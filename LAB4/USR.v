==> flow/design.v <==
module DFlipFlop (input D, input clk, output Q, output notQ);
	reg Q,notQ;
	always @(posedge clk) begin
		Q = D;
		notQ = ~D;
	end
endmodule
module EightDff (input [7:0]in, input clk, output [7:0]out);
	wire [7:0] out,outN;
	DFlipFlop DF0(in[0],clk,out[0],outN[0]);
	DFlipFlop DF1(in[1],clk,out[1],outN[1]);
	DFlipFlop DF2(in[2],clk,out[2],outN[2]);
	DFlipFlop DF3(in[3],clk,out[3],outN[3]);
	DFlipFlop DF4(in[4],clk,out[4],outN[4]);
	DFlipFlop DF5(in[5],clk,out[5],outN[5]);
	DFlipFlop DF6(in[6],clk,out[6],outN[6]);
	DFlipFlop DF7(in[7],clk,out[7],outN[7]);
endmodule
module mux(input [3:0]in, input [1:0]option, output out);
	assign out = in[option];
endmodule
module Eightmux(input [3:0][7:0]in, input [1:0]option, output [7:0]out);
	assign out = in[option];
endmodule
module USR(input [7:0]in, input [1:0]option, input clk, output [7:0]out);
	wire [3:0][7:0]Muxin;
	wire [7:0]tmp;
	assign Muxin [0] = out; 
	assign Muxin [1] = in;
	assign Muxin [2] = {in[7],out[7:1]};
	assign Muxin [3] = {out[6:0],in[0]};
	Eightmux EM1(Muxin,option,tmp);
	EightDff Edff1(tmp,clk,out);	
endmodule
module outputMode(input [7:0]tmp,input [1:0]option, input clk, output [7:0]out);
	wire [3:0][7:0]Muxin;
	wire [7:0]temp;
	assign Muxin [0] = tmp; 
	assign Muxin [1] = tmp;
	assign Muxin [2] = {7'bx,tmp[0]};
	assign Muxin [3] = {tmp[7],7'bx};
	Eightmux EM1(Muxin,option,out);
endmodule
* Tool chain data of USR
Tool output for the design above, in the order of the flow.
Lines are those of the file above, counted from 1.
Library cell names are shortened.
Not given: --
- Design top :: USR
- Clock :: clk
- Standard-cell library :: sky130hd
- Timing corner :: tt_025C_1v80

* Word-level counts
Source: Yosys, flattened and elaborated, memories not mapped. Widths are those after wreduce; folded enables and synchronous resets count as part of the registers. Registers that Yosys merges into a memory's read port (data or address) are not register bits. Print and check cells do not count. Equal cells are merged and count once.
- Bits in registers :: 8
- RAM bits :: 0
- Latch bits :: 0
- Memory bits (read-only) :: 0
- Word-level cells :: 9
- Memory cells :: 0
- Word width x clocked read ports :: 0
- Input port bits :: 11
- Eq/ne operators :: 0
- Mux-type cells :: 0
- Add/subtract/negate cells :: 0
- Div/mod/pow operators :: 0
- Shift operators :: 1
- $mul :: 0
- Reduce/logical cells :: 0
- $lt $le $gt $ge :: 0
- Bitwise logic cells :: 0
** Operator list (count)
- variable part select 32 x 6 -> 8 bit :: 1

* Depth
Yosys ltp: most cells in a row. Word level: on the elaborated netlist, between registers, memories and ports. Mapped: between sequential cells and ports; inverters and the memories' decode and read muxes count.
- Depth after elaboration :: 1
- ABC_AREA :: 0
- Mapped depth :: 3
- Gate-level depth less buffers :: 2

* After synthesis
The flow's flattened synthesis, as Yosys stat reports it; memories are mapped. The netlist is that of the ABC_AREA named above (0 if unset); the other value can give another one.
- Buffers :: 10
- Cells in the netlist :: 38
- Synthesis area :: 506.7 um^2
- Sequential area :: 240.2 um^2
- Flip-flop cells :: 8
** Cell types (count)
- edfxtp_1 :: 8
- buf_4 :: 9
- mux2_4 :: 4
- a22o_1 :: 6
- mux2_2 :: 2
- mux2i_1 :: 2
- buf_6 :: 1
- nand2_1 :: 3
- and2b_4 :: 1
- or2_2 :: 1
- o21ai_0 :: 1
By module: a second synthesis without flattening, with its own total; a netlist apart from the flattened one above.
- Cell total of the unflattened synthesis :: 34
- Area total of the unflattened synthesis :: 546.8 um^2
Rows give one instance, submodules left out.
** By module
- DFlipFlop :: seq. area 40.0 um^2, cells 3, area 43.8 um^2, instances 8
- Eightmux :: seq. area 0.0 um^2, cells 10, area 196.4 um^2, instances 1
- EightDff :: seq. area 0.0 um^2, cells 0, area 0.0 um^2, instances 1
- USR :: seq. area 0.0 um^2, cells 0, area 0.0 um^2, instances 1

* Worst setup path after synthesis
Path of least setup slack by OpenSTA after synthesis, without wires, with an ideal clock, recovery checks aside; 20% of the period is set as input and as output delay. Where synthesis merged equal registers, the netlist keeps one of their names.
- Path kind :: reg-to-reg
- Start point :: register (no name shown)
- End point :: register (no name shown)
- Buffers on the path :: 0
- Period :: 1.3 ns
- Required time :: 1.044 ns
- Delay of the path :: 1.104 ns
- Library setup time :: 0.256 ns
- Arrival time :: 0.848 ns
- Time at the first pin :: 0.000 ns
- Path slack :: 0.196 ns
- Stages :: 3
- Synthesis period reached :: 1.104 ns
"delay of the path" is the arrival time less input delay plus setup time.
"stages" counts driving pins, that of a launching flip-flop among them; a cell with two outputs on the path counts twice.
"synthesis period reached" = period - worst setup slack (recovery checks aside). The figure is calculated, with input and output delays left at 20% of the set period.
- Path through :: edfxtp_1 mux2_2 a22o_1
Chain of elaborated cells between the ends: none given.

* Path in the finished layout
Path of least setup slack in the final report of run 2 (OpenROAD, finished layout, wires in). Where an end is a register, its clock arrival counts in the times.
- Path kind :: reg-to-reg
- Start point :: register (no name shown)
- End point :: register (no name shown)
- Path slack :: -0.18 ns
- Time at the first pin :: 0.25 ns
- Arrival time :: 1.26 ns
- Stages :: 4
- Period :: 1.07 ns
- Buffers on the path :: 1
- Required time :: 1.08 ns
- Library setup time :: 0.24 ns
- Path through :: edfxtp_1 buf_4 mux2_4 a22o_1
Chain of elaborated cells between the ends: none given.

Hand-over note for USR

Module USR, platform sky130hd: 2 stored runs of the flow (Yosys, OpenROAD) with differing settings, in no particular order. Input and output delays are each 20% of the period that was set; the output load is 0.01 pF.
"achieved period": clock period set for the run, less the worst setup slack. It is reckoned from that one timing run; input and output delays stay at 20% of the period that was set.
By "critical setup path time" is meant the share of the clock period that the worst setup path is allowed (20% is reserved at inputs, 20% at outputs), minus its slack. Clock arrival times at its registers enter into it.
"overall power" rests on the timing tool's default activity at the inputs, not on a simulated workload.

* Run 1
** Files
==> flow/run.sh <==
#!/bin/bash
# the make line also repeats the synthesis and layout settings of config.mk as NAME=value (left out here)
make -C /OpenROAD-flow-scripts/flow DESIGN_CONFIG=/design/flow/config.mk WORK_HOME=/design/flow/orfs CLKGATE_MAP_FILE= finish
==> flow/config.mk <==
export PLATFORM = sky130hd
export DESIGN_NAME = USR
export DESIGN_NICKNAME = USR
export VERILOG_FILES = /design/flow/design.v
export SDC_FILE = /design/flow/constraint.sdc
export NUM_CORES = 4
export LEC_CHECK = 0
export CAP_MARGIN = 5
export CELL_PAD_IN_SITES_DETAIL_PLACEMENT = 2
export CELL_PAD_IN_SITES_GLOBAL_PLACEMENT = 3
export CORE_MARGIN = 6
export CORE_UTILIZATION = 45
export CTS_CLUSTER_SIZE = 42
export SLEW_MARGIN = 20
==> flow/constraint.sdc <==
create_clock -name core_clock -period 1.07 [get_ports {clk}]
set_input_delay 0.2140 -clock core_clock [delete_from_list [all_inputs] [get_ports {clk}]]
set_output_delay 0.2140 -clock core_clock [all_outputs]
set_load 0.01 [all_outputs]
** Results
No results, placement failed with GPL-0301.

* Run 2
** Files
==> flow/run.sh <==
#!/bin/bash
# the make line also repeats the synthesis and layout settings of config.mk as NAME=value (left out here)
make -C /OpenROAD-flow-scripts/flow DESIGN_CONFIG=/design/flow/config.mk WORK_HOME=/design/flow/orfs CLKGATE_MAP_FILE= finish
==> flow/config.mk <==
export PLATFORM = sky130hd
export DESIGN_NAME = USR
export DESIGN_NICKNAME = USR
export VERILOG_FILES = /design/flow/design.v
export SDC_FILE = /design/flow/constraint.sdc
export NUM_CORES = 4
export LEC_CHECK = 0
export CAP_MARGIN = 20
export CELL_PAD_IN_SITES_DETAIL_PLACEMENT = 1
export CORE_MARGIN = 3
export CORE_UTILIZATION = 18
export CTS_CLUSTER_DIAMETER = 222
export GPL_TIMING_DRIVEN = 0
export MIN_ROUTING_LAYER = met1
export PLACE_DENSITY_LB_ADDON = 0.03
export SLEW_MARGIN = 5
export TNS_END_PERCENT = 70
==> flow/constraint.sdc <==
create_clock -name core_clock -period 1.07 [get_ports {clk}]
set_input_delay 0.2140 -clock core_clock [delete_from_list [all_inputs] [get_ports {clk}]]
set_output_delay 0.2140 -clock core_clock [all_outputs]
set_load 0.01 [all_outputs]
** Results
- Die outline area :: 3,488.1 um^2
- Critical setup path time :: 1.25 ns
- Worst setup path kind :: reg-to-reg
- Sum of negative setup slack :: -1.512 ns
- Smallest hold slack :: 0.349 ns
- Achieved period :: 1.247 ns
- Utilization after layout :: 33.0%
- Overall power :: 1,038 uW
- Synthesized cell area :: 506.7 um^2
- Lowest setup slack :: -0.177 ns

End of note.
